==> flow/design.v <==
`timescale 1ns / 1ps
module FRQ(
    input clock,
    input FPhoto,
    input SPhoto,
    input GPhoto,
    output reg[1:0] Ffreq,
    output reg[1:0] Sfreq,
    output reg[1:0] Gfreq,
    output reg[7:0] positionServo
    );
    localparam N = 18;
    parameter countTo = 10000000;  
    reg [N - 1: 0] SS_counter;
    reg [26:0] counter = 0;
    reg Fold = 0;
    reg Sold = 0;
    reg Gold = 0;
    reg [15:0] Fcount = 0;
    reg [15:0] Scount = 0;
    reg [15:0] Gcount = 0;
    reg [15:0] Fout = 0;
    reg [15:0] Sout = 0;
    reg [15:0] Gout = 0;
always @(posedge clock) begin
    counter <= counter + 1;
    if(FPhoto != Fold)
    begin
        Fcount <= Fcount + 1;
    end
    else if(SPhoto != Sold)
    begin
        Scount <= Scount + 1;
    end
    else if(GPhoto != Gold)
    begin
        Gcount <= Gcount + 1;
    end
    if(counter == countTo)
    begin
        counter <= 0;
        Fout <= Fcount >> 1;
        Sout <= Scount >> 1;
        Gout <= Gcount >> 1;
        Fcount <= 0;
        Scount <= 0;
        Gcount <= 0;
    end
    Fold = FPhoto;
    Sold = SPhoto;
    Gold = GPhoto;
end
always @(posedge clock) begin
    if(Fout > 10 && Fout < 40) begin
        Ffreq <= 2'b01;
        positionServo <= 8'b00010000;
    end
    else if(Fout > 40 && Fout < 110) begin
        Ffreq <= 2'b10;
        positionServo <= 8'b00000001;
    end
    else begin
        Ffreq <= 2'b00;
        positionServo <= 8'b00010000;
    end
    if(Sout > 10 && Sout < 40) begin
        Sfreq <= 2'b01;  
        positionServo <= 8'b00010000;
    end
    else if(Sout > 40 && Sout < 110) begin
        Sfreq <= 2'b10;  
        positionServo <= 8'b10000000;
    end
    else begin
        Sfreq <= 2'b00;
        positionServo <= 8'b00010000;
    end
    if (Gout > 10 && Gout < 40)begin
        Gfreq <= 2'b01;
        positionServo <= 8'b00010000;
    end
    else if (Gout > 40 && Gout < 110) begin
        Gfreq <= 2'b10;
    end
    else begin
        Gfreq <= 2'b00;
    end
end
endmodule
`timescale 1ns / 1ps
module Pathing(
    input[1:0] Ffreq,
    input[1:0] Sfreq,
    input clock,
    input [2:0] SIGNAL,
    input reset,
    input reg_one,
    input reg_two,
    output PWM_One,
    output PWM_Two,
    output F_One,
    output B_One,
    output F_Two,
    output B_Two
    );
    localparam normalSpeed = 2000000;
    localparam FRQDetectedSpeed = 1000000;
    reg [20:0] counter = 0;
    reg [20:0] width = 0;
    reg temp_PWM_One = 0;
    reg temp_PWM_Two = 0;
    reg temp_F_One = 0;
    reg temp_B_One = 0;
    reg temp_F_Two = 0;
    reg temp_B_Two = 0;
     always @(posedge clock) begin
        if(reset)
            counter <=0;
        else
            counter <= counter + 1;
        if(counter < width)
        begin
            temp_PWM_One <= 1;
            temp_PWM_Two <= 1;
            end
        else
        begin
            temp_PWM_One <= 0;
            temp_PWM_Two <= 0;
            end
      end
     always @(posedge clock) begin
     if(Ffreq >= 1 || Sfreq >= 1) begin
     width = FRQDetectedSpeed;
     end
     else begin
     width = normalSpeed;
     end
     end
     always @(posedge clock) begin
     case(SIGNAL)
        3'b111: begin
        temp_F_One = 1;
        temp_F_Two = 1;
        temp_B_One = 0;
        temp_B_Two = 0;
        end
        3'b110: begin
        temp_F_One = 1;
        temp_F_Two = 1;
        temp_B_One = 0;
        temp_B_Two = 0;
        end
        3'b100: begin
        temp_F_One = 1;
        temp_F_Two = 0;
        temp_B_One = 0;
        temp_B_Two = 1;
        end
        3'b101: begin
        temp_F_One = 1;
        temp_F_Two = 1;
        temp_B_One = 0;
        temp_B_Two = 0;
        end
        3'b010: begin
        temp_F_One = 0;
        temp_F_Two = 1;
        temp_B_One = 1;
        temp_B_Two = 0;
        end
        3'b011: begin
        temp_F_One = 0;
        temp_F_Two = 1;
        temp_B_One = 1;
        temp_B_Two = 0;
        end
        3'b001: begin
        temp_F_One = 0;
        temp_F_Two = 0;
        temp_B_One = 1;
        temp_B_Two = 1;
        end
        default: begin
        temp_F_One = 0;
        temp_F_Two = 0;
        temp_B_One = 1;
        temp_B_Two = 1;
        end
     endcase
     end
     assign PWM_One = temp_PWM_One;
     assign PWM_Two = temp_PWM_Two;
     assign F_One = temp_F_One;
     assign F_Two = temp_F_Two;
     assign B_One = temp_B_One;
     assign B_Two = temp_B_Two;
endmodule
`timescale 1ns / 1ps
module Seven_Segment(
    input clock,
    input [1:0] Ffreq,
    input [1:0] Sfreq,
    output [3:0] an,
    output a, b, c, d, e, f, g, dp
    );
    reg [6:0] temp_sseg = 0;
    reg [3:0] temp_an = 0;
    always @(posedge clock) begin
    if(Sfreq == 2 || Ffreq ==2) begin
    temp_an = 4'b1110;
    temp_sseg = 7'b1000110;
    end
    else if(Sfreq == 1 || Ffreq == 1) begin
    temp_an = 4'b1110;
    temp_sseg = 7'b0001110;
    end
    else begin
    temp_an = 4'b1110;
    temp_sseg = 7'b0111111;
    end
    end
    assign {g, f, e, d, c, b, a} = temp_sseg;
    assign an = temp_an;
endmodule
`timescale 1ns / 1ps
module TopM(
    input clock,
    input reset,
    input FPhoto,
    input SPhoto,
    input GPhoto,
    input [2:0] SIGNAL,
    input reg_one,
    input reg_two,
    output PWM_One,
    output PWM_Two,
    output servoA,
    output F_One,
    output B_One,
    output F_Two,
    output B_Two,
    output [3:0] an,
    output a, b, c, d, e, f, g, dp
    );
wire[1:0] Ffreq;
wire[1:0] Sfreq;
wire[1:0] Gfreq;
wire[7:0] positionServo;
FRQ u0(.*
);
Seven_Segment u1(.*
);
Pathing u2(.*
);
servoAim u3(.*
);
endmodule
module servoAim(
    input clock,
    input reset,
    input [7:0] positionServo,
    output servoA
    );
    reg pwm_q, pwm_d;
    reg [19:0] ctr_q, ctr_d;
    assign servo = pwm_q;
always @(posedge clock)
begin
    ctr_d = ctr_q + 1'b1;
    if (positionServo + 9'd165 > ctr_q[19:8]) begin
      pwm_d = 1'b1;
    end else begin
      pwm_d = 1'b0;
    end
  end
  always @(posedge clock) begin
    if (reset) begin
      ctr_q <= 1'b0;
    end 
    else begin
      ctr_q <= ctr_d;
    end
    pwm_q <= pwm_d;
  end
endmodule
## Step by step through the tools: TopM

The steps from the RTL of TopM to its reports follow in flow order.
Line numbers count from 1 in the design file above.
Cell names lack the library's common part.
The mark - stands for no value.

| design | value |
|---|---|
| top | TopM |
| clock input | clock |
| library | sky130hd |
| library corner | tt_025C_1v80 |

## Elaborated design

Yosys after proc, flatten, opt, wreduce and memory -nomap, before mapping. Enables and synchronous resets that opt folds into registers are not counted as muxes. Memory bits, and registers merged into a memory's read port (data or address), are not among the register bits. Print and check cells are not counted. Equal cells are merged and count once.

| bit counts | value |
|---|---|
| register bits | 150 |
| bits of input ports | 10 |
| output and inout bits | 19 |
| elaborated cells | 66 |

| cells by class | value |
|---|---|
| $add $sub $neg | 4 |
| order comparisons | 11 |
| equal/unequal tests | 13 |
| mux-type cells | 9 |
| bitwise gates (word level) | 1 |
| reductions and logical operators | 10 |

Operators by type and width:

| cell | count |
|---|---|
| adder 16 x 1 -> 16 bit (second input constant) | 2 |
| > comparator 15 x 4 -> 1 bit (second input constant) | 2 |
| > comparator 15 x 6 -> 1 bit (second input constant) | 2 |
| < comparator 15 x 6 -> 1 bit (second input constant) | 2 |
| < comparator 15 x 7 -> 1 bit (second input constant) | 2 |
| adder 27 x 1 -> 27 bit (second input constant) | 1 |
| equality test 27 x 24 -> 1 bit (second input constant) | 1 |
| adder 21 x 1 -> 21 bit (second input constant) | 1 |
| < comparator 21 bit | 1 |
| two-way mux 21 bit | 1 |
| equality test 3 bit (second input constant) | 4 |
| equality test 3 x 2 -> 1 bit (second input constant) | 2 |
| two-way mux 6 bit | 1 |
| OR reduction 5 bit | 1 |
| two-way mux 1 bit | 5 |
| logical AND 1 bit | 4 |
| >= comparator 2 x 1 -> 1 bit (second input constant) | 2 |
| equality test 2 x 1 -> 1 bit (second input constant) | 2 |
| equality test 2 bit (second input constant) | 2 |
| OR reduction 4 bit | 1 |
| two-way mux 2 bit | 2 |
| logical OR 1 bit | 3 |
| inequality test 1 bit | 2 |
| AND reduction 2 bit | 1 |
| NOT 1 bit | 1 |

## Logic depth

Longest topological path by Yosys (ltp), each cell counted once; first at word level (registers and memories cut), then after technology mapping (sequential cells cut; the memories' decode and read muxes count).

| logic depth | value |
|---|---|
| depth in word-level cells | 3 |
| ABC_AREA | 0 |
| gate-level depth with buffers | 7 |
| depth with buffers taken out | 7 |

## Synthesis result

Source: synth_stat.txt of the flow (Yosys; design flattened, memories mapped). It holds for the ABC_AREA given above (unset counts as 0); a run with the other value may have another netlist.

| synthesis totals | value |
|---|---|
| cells in the netlist | 503 |
| cell area after synthesis | 5220.0 sq um |
| sequential area | 2862.7 sq um |
| mapped flip-flops | 128 |
| buffers | 20 |

Cells by type:

| cell type | count | total area (sq um) |
|---|---|---|
| dfxtp_1 | 98 | 1.96E+03 |
| edfxtp_1 | 30 | 900.864 |
| xnor2_1 | 36 | 315.302 |
| xor2_1 | 34 | 297.786 |
| nor2_1 | 76 | 285.274 |
| nand3_1 | 38 | 190.182 |
| ha_1 | 15 | 187.68 |
| nand2_1 | 26 | 97.594 |
| nand4_1 | 13 | 81.328 |
| and3_1 | 12 | 75.072 |
| buf_4 | 10 | 75.072 |
| a21oi_1 | 13 | 65.062 |
| nor4_1 | 10 | 62.56 |
| nor3_1 | 12 | 60.058 |
| o21ai_0 | 12 | 60.058 |
| inv_1 | 15 | 56.304 |
| a21o_1 | 6 | 45.043 |
| nor4_4 | 2 | 42.541 |

Other cell types: 27; their cells: 45.
The figures by module come from a second, unflattened synthesis with its own total; it is not the netlist above.

| unflattened totals | value |
|---|---|
| cell total of the unflattened synthesis | 671 |
| area (unflattened synthesis) | 6947.9 sq um |

Each row is one instance without its submodules.

By module:

| module | instances | cells | area (sq um) | seq. area (sq um) |
|---|---|---|---|---|
| FRQ | 1 | 495 | 5301.3 | 3072.9 |
| Pathing | 1 | 153 | 1427.6 | 580.6 |
| Seven_Segment | 1 | 21 | 207.7 | 100.1 |
| servoAim | 1 | 2 | 11.3 | 0.0 |
| TopM | 1 | 0 | 0.0 | 0.0 |

## Worst setup path after synthesis

Path of least setup slack by OpenSTA after synthesis, without wires, with an ideal clock, recovery checks aside; 20% of the period is set as input and as output delay. Where synthesis merged equal registers, the netlist keeps one of their names.

| timing post-synthesis | value |
|---|---|
| path type | register to register |
| start | reg u0.counter[0] |
| end | reg u0.Fout[0] |
| clock period | 2470 ps |
| library setup time | 376 ps |
| launch time at the first pin | 0 ps |
| arrival | 1741 ps |
| required time | 2094 ps |
| path slack | 352 ps |
| delay of the path | 2117 ps |
| stages on the path | 7 |
| path buffers | 1 |
| synthesis period reached | 2118 ps |

"delay of the path" = arrival - input delay + setup time.
"stages on the path" counts driving pins, that of a launching flip-flop among them; a cell with two outputs on the path counts twice.
"synthesis period reached" = period - worst setup slack (recovery checks aside). The figure is calculated, with input and output delays left at 20% of the set period.
The rows between start and end are the longest chain of elaborated cells between them; the timing report does not say that the signal goes this way. Where chains are equally long, one stands for them.
Each line given opens the expression or statement behind the cell; cells for indexed reads and writes are added by Yosys, which also makes memories of some case tables.

| between the ends, post-synthesis | value |
|---|---|
| cell sequence | dfxtp_1 inv_1 ha_1 nor4b_1 nand4_1 nor3_4 buf_2 |
| cells in the longest elaborated chain | 1 |
| elaborated cells on any way between the ends | 1 |
| source lines of those cells | 1 |
| those cells by class | eq/ne (1) |

RTL lines, path post-synthesis:

| item | RTL line | source |
|---|---|---|
| start, declared | 15 | `reg [26:0] counter = 0;` |
| start, assigned | 26 | `counter <= counter + 1;` |
| start, assigned | 41 | `counter <= 0;` |
| equality test 27 x 24 -> 1 bit | 39 | `if(counter == countTo)` |
| end, assigned | 42 | `Fout <= Fcount >> 1;` |
| end, declared | 22 | `reg [15:0] Fout = 0;` |

## Path in the finished layout

Path of least setup slack in the final report of run 1 (OpenROAD, finished layout, wires in). Where an end is a register, its clock arrival counts in the times.
The path's times are printed in steps of 10 ps; the period is the one set.

| timing post-layout | value |
|---|---|
| path type | register to register |
| start | reg u0.counter[0] |
| end | reg u0.Fout[9] |
| clock period | 3370 ps |
| library setup time | 330 ps |
| launch time at the first pin | 410 ps |
| arrival | 2230 ps |
| required time | 3450 ps |
| path slack | 1210 ps |
| stages on the path | 7 |
| path buffers | 1 |

The rows between start and end are the longest chain of elaborated cells between them; the timing report does not say that the signal goes this way. Where chains are equally long, one stands for them.

| between the ends, post-layout | value |
|---|---|
| cell sequence | dfxtp_1 inv_1 ha_1 nor4b_1 nand4_1 nor3_4 buf_12 |
| cells in the longest elaborated chain | 1 |
| elaborated cells on any way between the ends | 1 |
| source lines of those cells | 1 |
| those cells by class | eq/ne (1) |

RTL lines, path post-layout:

| item | RTL line | source |
|---|---|---|
| start, declared | 15 | `reg [26:0] counter = 0;` |
| start, assigned | 26 | `counter <= counter + 1;` |
| start, assigned | 41 | `counter <= 0;` |
| equality test 27 x 24 -> 1 bit | 39 | `if(counter == countTo)` |
| end, assigned | 42 | `Fout <= Fcount >> 1;` |
| end, declared | 22 | `reg [15:0] Fout = 0;` |

Ticket comment

Record of 2 stored runs of the RTL-to-layout flow on TopM, platform sky130hd. The runs are unordered. Constraints: input delay and output delay 20% of the set period each, output load 0.01 pF.
"critical path time": the worst setup path's part of the clock period (all of it between registers, 20% less for each end at a port) less its slack. A launch clock that arrives late makes it longer, a capture clock that arrives late makes it shorter.
"total power of the final layout" is the tool's figure for a default switching activity; nothing was simulated.
"critical path time" is known to 10 ps.
Settings: n/a = not set for that run.

| run name | period_ns | CORE_UTILIZATION | SETUP_SLACK_MARGIN | PLACE_DENSITY | CORE_ASPECT_RATIO | CELL_PAD_IN_SITES_GLOBAL_PLACEMENT | CELL_PAD_IN_SITES_DETAIL_PLACEMENT | TNS_END_PERCENT | CTS_CLUSTER_DIAMETER | CAP_MARGIN | CORE_MARGIN | SLEW_MARGIN | synthesized cell area (sq um) | total die area (sq um) | worst setup slack after layout (ps) | standard-cell area after layout (sq um) | total power of the final layout (mW) | total negative slack (ps) | critical path time (ps) | type of the worst setup path | final worst hold slack (ps) |
|---|---|---|---|---|---|---|---|---|---|---|---|---|---|---|---|---|---|---|---|---|---|
| run 1 | 3.37 | 31 | 0.29 | 0.68 | 1.23 | 0 | 0 | 100 | 48 | 20 | 2 | 20 | 5220.0 | 17898.5 | 1212 | 6208.4 | 3.723 | 0 | 2160 | register to register | 406 |
| run 2 | 3.31 | 40 | n/a | n/a | n/a | n/a | n/a | n/a | n/a | 20 | 2 | 20 | 5220.0 | 13979.5 | 1056 | 6150.9 | 3.790 | 0 | 1590 | input to register | 398 |
